==> flow/design.v <==
module bcd_counter (  
    input clk,        
    input reset,   
    input en,     
    output reg [3:0] q 
);
    always @(posedge clk) begin
        if (reset) begin 
            q <= 4'b0;
        end
        else if (en) begin
            if(q == 4'b1001) begin 
                q <= 4'b0;
            end
            else begin 
                q <= q + 1;
            end
        end
    end
endmodule
module bcd_counter4 (  
    input clk,
    input reset,
    output [3:1] en,
    output [15:0] q
);
    assign en[1] = (q[3:0]==4'd9) ? 1 : 0; 	 
    assign en[2] = (q[3:0]==4'd9) & (q[7:4]==4'd9); 	 
    assign en[3] = (q[3:0]==4'd9) & (q[7:4]==4'd9) & (q[11:8]==4'd9); 	 
    bcd_counter inst1(clk, reset, 1'b1, q[3:0]);
    bcd_counter inst2(clk, reset, en[1], q[7:4]);
    bcd_counter inst3(clk, reset, en[2], q[11:8]);
    bcd_counter inst4(clk, reset, en[3], q[15:12]);
endmodule
# Step by step through the tools: bcd_counter4
# The steps from the RTL of bcd_counter4 to its reports follow in flow order.
# Line numbers count from 1 in the design file above.
# Library cell names are shortened.
setup:
  design: "bcd_counter4"
  clock: "clk"
  library: "sky130hd"
  pvt_corner: "tt_025C_1v80"

# After elaboration
# Counts by Yosys on the flattened word-level netlist (proc, flatten, opt, wreduce; memories kept). Register bits leave out memories and registers merged into their read ports (data or address); mux counts leave out enables and synchronous resets folded into registers. Print and check cells are left out. Cells with the same type and inputs are merged into one.
word_totals:
  register_bits: 16
  latchBits: 0
  mem_bits_rw: 0
  rom_bits: 0
  clocked_rd_ports_x_width: 0
  mem_count: 0
  in_bits: 2
  out_inout_bits: 19
  elab_cells: 19
classes:
  n_addsub: 4
  multipliers: 0
  n_div: 0
  compare: 0
  eq_ne: 4
  shift: 0
  muxes: 4
  bitwise: 2
  n_reduce_logical: 1
op_table:
  columns: ["cell", "n"]
  rows:
  - ["adder 4 x 1 -> 4 bit (second input constant)", 4]
  - ["equality test 4 bit (second input constant)", 4]
  - ["2-to-1 mux 4 bit", 3]
  - ["AND 1 bit", 2]
  - ["OR reduction 2 bit", 1]
  - ["2-to-1 mux 1 bit", 1]

# Logic depth
# Yosys ltp: most cells in a row. Word level: on the elaborated netlist, between registers, memories and ports. Mapped: between sequential cells and ports; inverters and the memories' decode and read muxes count.
depth:
  depth_word: 3
  ABC_AREA: 1
  mapped_depth: 9
  depth_no_buf: 9

# Mapped cells and area
# The flow's flattened synthesis, as Yosys stat reports it; memories are mapped. The netlist is that of the ABC_AREA named above (0 if unset); the other value can give another one.
mapped:
  cells: 123
  synth_area_um2: 854.6
  ff_cells: 16
types:
  columns: ["cell", "n", "type_area_um2"]
  rows:
  - ["dfxtp_1", 16, 320.307]
  - ["nand2_1", 36, 135.13]
  - ["nor2_1", 18, 67.565]
  - ["inv_1", 14, 52.55]
  - ["nand3_1", 8, 40.038]
  - ["a21oi_1", 7, 35.034]
  - ["nor2_4", 3, 33.782]
  - ["ha_1", 2, 25.024]
  - ["buf_4", 3, 22.522]
  - ["nand3b_4", 1, 20.019]
  - ["nor2_2", 3, 18.768]
  - ["nand4_1", 2, 12.512]
  - ["nand2_4", 1, 11.261]
  - ["nand3_2", 1, 10.01]
  - ["o21ai_0", 2, 10.01]
  - ["xnor2_1", 1, 8.758]
  - ["xor2_1", 1, 8.758]
  - ["nand2_2", 1, 6.256]
# Not listed: further types 3, cells in them 3.

# Path before layout
# Source: OpenSTA report_checks on the synthesized netlist (no wires, ideal clock, input and output delay 20% of the period each), path of least setup slack; recovery checks are left aside. Register names are those of the netlist, which keeps one name where synthesis merged equal registers.
synth_timing:
  path_kind: "register to output"
  startpoint: "register inst1.q[0]"
  endpoint: "output port en[3]"
  period_ns: 1.58
  t_first_pin_ns: 0.000
  arrival_ns: 1.214
  setup_slack_ns: 0.050
  delay_ns: 1.214
  path_stages: 7
  path_buffers: 1
  synth_period_reached_ns: 1.53
# "delay_ns" = arrival - input delay + setup time.
# A path that ends at an output port has no setup time.
# "path_stages": output pins that drive a net of the path, with the launching flip-flop's if there is one; two outputs of one cell count as two.
# "synth_period_reached_ns" is the clock period less the worst setup slack; recovery checks do not enter. This is arithmetic on one report: input and output delays are still those of the set period (20% each).
# The rows between start and end are the longest chain of elaborated cells between them; the timing report does not say that the signal goes this way. Where chains are equally long, one stands for them.
# Each line given opens the expression or statement behind the cell; cells for indexed reads and writes are added by Yosys, which also makes memories of some case tables.
# A register here has more assigning lines than the two given.
synth_via:
  cell_sequence: "dfxtp_1 > ha_1 > nand2_2 > nor2_4 > nand2_4 > nor2_4 > buf_4"
  elab_chain_cells: 3
synth_rtl:
  columns: ["item", "line", "text"]
  rows:
  - ["from (decl)", 5, "output reg [3:0] q"]
  - ["from (assign)", 9, "q <= 4'b0;"]
  - ["from (assign)", 16, "q <= q + 1;"]
  - ["equality test 4 bit", 29, "assign en[3] = (q[3:0]==4'd9) & (q[7:4]==4'd9) & (q[11:8]==4'd9);"]
  - ["AND 1 bit x2", 29, null]
  - ["to (decl)", 24, "output [3:1] en,"]

# Module bcd_counter4, platform sky130hd: 2 stored runs of the flow (Yosys, OpenROAD) with differing settings, in no particular order. Input and output delays are each 20% of the period that was set; the output load is 0.01 pF.
runs:
  - name: "flow run A"
    settings:
      period_ns: 2.58
      CORE_UTILIZATION: 44
      SETUP_SLACK_MARGIN: 0.2
      PLACE_DENSITY_LB_ADDON: 0.1
      CORE_MARGIN: 4
      CELL_PAD_IN_SITES_GLOBAL_PLACEMENT: 0
      CELL_PAD_IN_SITES_DETAIL_PLACEMENT: 2
      ABC_AREA: 1
      CTS_CLUSTER_SIZE: 90
      SLEW_MARGIN: 40
      MAX_ROUTING_LAYER: "met5"
      CAP_MARGIN: 20
    outcome: "not finished: placement ended with error DPL-0033"
  - name: "flow run B"
    settings:
      period_ns: 2.49
      CORE_UTILIZATION: 61
      SETUP_SLACK_MARGIN: 0.26
      PLACE_DENSITY: 0.92
      CELL_PAD_IN_SITES_GLOBAL_PLACEMENT: 0
      CELL_PAD_IN_SITES_DETAIL_PLACEMENT: 1
      ABC_AREA: 1
      GPL_TIMING_DRIVEN: 1
      CTS_CLUSTER_SIZE: 27
      CAP_MARGIN: 40
      MIN_ROUTING_LAYER: "met1"
      CORE_MARGIN: 2
      SLEW_MARGIN: 20
    outcome: "not finished: placement ended with error DPL-0033"
